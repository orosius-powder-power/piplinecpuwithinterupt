==> flow/design.v <==
`timescale 1ns / 1ps
module clk_div(input clk,
					input rst,
					input SW2,
					output reg[31:0]clkdiv,
					output Clk_CPU
					);
	always @ (posedge clk or posedge rst) begin 
		if (rst) clkdiv <= 0; else clkdiv <= clkdiv + 1'b1; end
	assign Clk_CPU=(SW2)? clkdiv[25] : clkdiv[20];
endmodule
== Reports on clk_div ==
Tool output for the design above, in the order of the flow.
Line numbers count from 1 in the design file above.
Operators carry their Yosys type and port widths (W data, S select, Z words).
Not given: --

* Top: clk_div
* Clock input: clk
* Standard-cell library: sky130hd
* Corner: tt_025C_1v80

== Elaborated design ==
Counts by Yosys on the flattened word-level netlist (proc, flatten, opt, wreduce; memories kept). Register bits leave out memories and registers merged into their read ports (data or address); mux counts leave out enables and synchronous resets folded into registers. Print and check cells are left out. Cells with the same type and inputs are merged into one.

* Add/sub/neg operators: 1
* Muxes and demuxes: 1

{| class="wikitable"
|+ Operators by type and width
! cell !! count
|-
| $add A32 B1 Y32 const B || 1
|-
| $mux W1 || 1
|}

* Register bits after elaboration: 32
* Cells after elaboration: 3

== Logic depth ==
Longest topological path by Yosys (ltp), each cell counted once; first at word level (registers and memories cut), then after technology mapping (sequential cells cut; the memories' decode and read muxes count).

* Word-level depth: 1
* ABC_AREA: 0
* Gate-level depth with buffers: 5
* Mapped depth without buffers: 5

== Mapped cells and area ==
Source: synth_stat.txt of the flow (Yosys; design flattened, memories mapped). It holds for the ABC_AREA given above (unset counts as 0); a run with the other value may have another netlist.
Totals and module areas in this step are rounded.

* Sequential area: 801 um^2
* Buffer cells: 4
* Cell area after synthesis: 1500 um^2
* Flip-flop cells: 32
* Standard cells after synthesis: 130

{| class="wikitable"
|+ Cells by type
! cell type !! count !! total area (um^2)
|-
| sky130_fd_sc_hd__dfrtp_1 || 32 || 800.768
|-
| sky130_fd_sc_hd__xor2_1 || 19 || 166.41
|-
| sky130_fd_sc_hd__xnor2_1 || 11 || 96.342
|-
| sky130_fd_sc_hd__nand3_1 || 10 || 50.048
|-
| sky130_fd_sc_hd__nor4_2 || 4 || 50.048
|-
| sky130_fd_sc_hd__and4_1 || 5 || 43.792
|-
| sky130_fd_sc_hd__nor4_1 || 6 || 37.536
|-
| sky130_fd_sc_hd__nand3_4 || 2 || 35.034
|-
| sky130_fd_sc_hd__nand2_1 || 9 || 33.782
|-
| sky130_fd_sc_hd__and3_1 || 5 || 31.28
|-
| sky130_fd_sc_hd__nand4_1 || 4 || 25.024
|-
| sky130_fd_sc_hd__nor3_1 || 4 || 20.019
|-
| sky130_fd_sc_hd__inv_1 || 5 || 18.768
|-
| sky130_fd_sc_hd__buf_2 || 3 || 15.014
|-
| sky130_fd_sc_hd__nor2_1 || 4 || 15.014
|-
| sky130_fd_sc_hd__ha_1 || 1 || 12.512
|-
| sky130_fd_sc_hd__mux2_2 || 1 || 11.261
|-
| sky130_fd_sc_hd__nand3_2 || 1 || 10.01
|}

Not listed: further types 4, cells in them 4.

== Path before layout ==
OpenSTA on the mapped netlist: ideal clock, no wires. The path of least setup slack (recovery checks aside). Input and output delay are each 20% of the period. Register names are those of the netlist, which keeps one name where synthesis merged equal registers.

* Path type: register -> register
* From: register clkdiv[0]
* To: register clkdiv[26]
* Required time: 1.371 ns
* Time at the first pin: 0.000 ns
* Data arrival time: 1.439 ns
* Setup time: 0.079 ns
* Path slack: -0.069 ns
* Path buffers: 0
* Period: 1.45 ns
* Stages: 6
* Delay of the path: 1.518 ns
* Synthesis period reached: 1.519 ns

"delay of the path" = arrival - input delay + setup time.
"stages" counts driving pins, that of a launching flip-flop among them; a cell with two outputs on the path counts twice.
"synthesis period reached" = period - worst setup slack (recovery checks aside). The figure is calculated, with input and output delays left at 20% of the set period.
The rows between start and end are the longest chain of elaborated cells between them; the timing report does not say that the signal goes this way. Where chains are equally long, one stands for them.
A line is the first line of the expression or statement that the cell stems from. Yosys adds cells for indexed reads and writes and turns some case tables into memories.

* Cell sequence: sky130_fd_sc_hd__dfrtp_1 -> sky130_fd_sc_hd__ha_1 -> sky130_fd_sc_hd__and3_1 -> sky130_fd_sc_hd__nand3_2 -> sky130_fd_sc_hd__nor4_1 -> sky130_fd_sc_hd__xor2_1
* Cells in the longest elaborated chain: 1
* Elaborated cells between the ends (all ways): 1
* Classes of those cells: 1 x add/sub

{| class="wikitable"
|+ Ends and longest elaborated chain, after synthesis
! what !! line !! text
|-
| from (decl) || 5 || <nowiki>output reg[31:0]clkdiv,</nowiki>
|-
| from (assign) || 9 || <nowiki>if (rst) clkdiv <= 0; else clkdiv <= clkdiv + 1'b1; end</nowiki>
|-
| $add A32 B1 Y32 || 9 ||
|-
| to (assign) || 9 ||
|-
| to (decl) || 5 ||
|}

Wiki page: clk_div / flow data

Top module clk_div; platform sky130hd; tools Yosys and OpenROAD; 2 stored runs in no particular order. Input and output delays are each 20% of the period that was set; the output load is 0.01 pF.

=== Stored run 1 ===
{| class="wikitable"
! Setting !! Value
|-
| period_ns || 1.92
|-
| CORE_UTILIZATION || 67
|-
| SETUP_SLACK_MARGIN || -0.03
|-
| PLACE_DENSITY_LB_ADDON || 0.1
|-
| HOLD_SLACK_MARGIN || 0.16
|-
| CORE_ASPECT_RATIO || 0.52
|-
| CORE_MARGIN || 3
|-
| ABC_AREA || 0
|-
| CTS_CLUSTER_SIZE || 63
|-
| CAP_MARGIN || 20
|-
| SLEW_MARGIN || 20
|}
No results, placement failed with FLW-0024.

=== Stored run 2 ===
{| class="wikitable"
! Setting !! Value
|-
| period_ns || 1.35
|-
| CORE_UTILIZATION || 65
|-
| PLACE_DENSITY_LB_ADDON || 0.08
|-
| HOLD_SLACK_MARGIN || -0.1
|-
| CELL_PAD_IN_SITES_DETAIL_PLACEMENT || 2
|-
| GPL_ROUTABILITY_DRIVEN || 1
|-
| SLEW_MARGIN || 30
|-
| CAP_MARGIN || 20
|-
| CORE_MARGIN || 2
|}
No results, placement failed with DPL-0038.
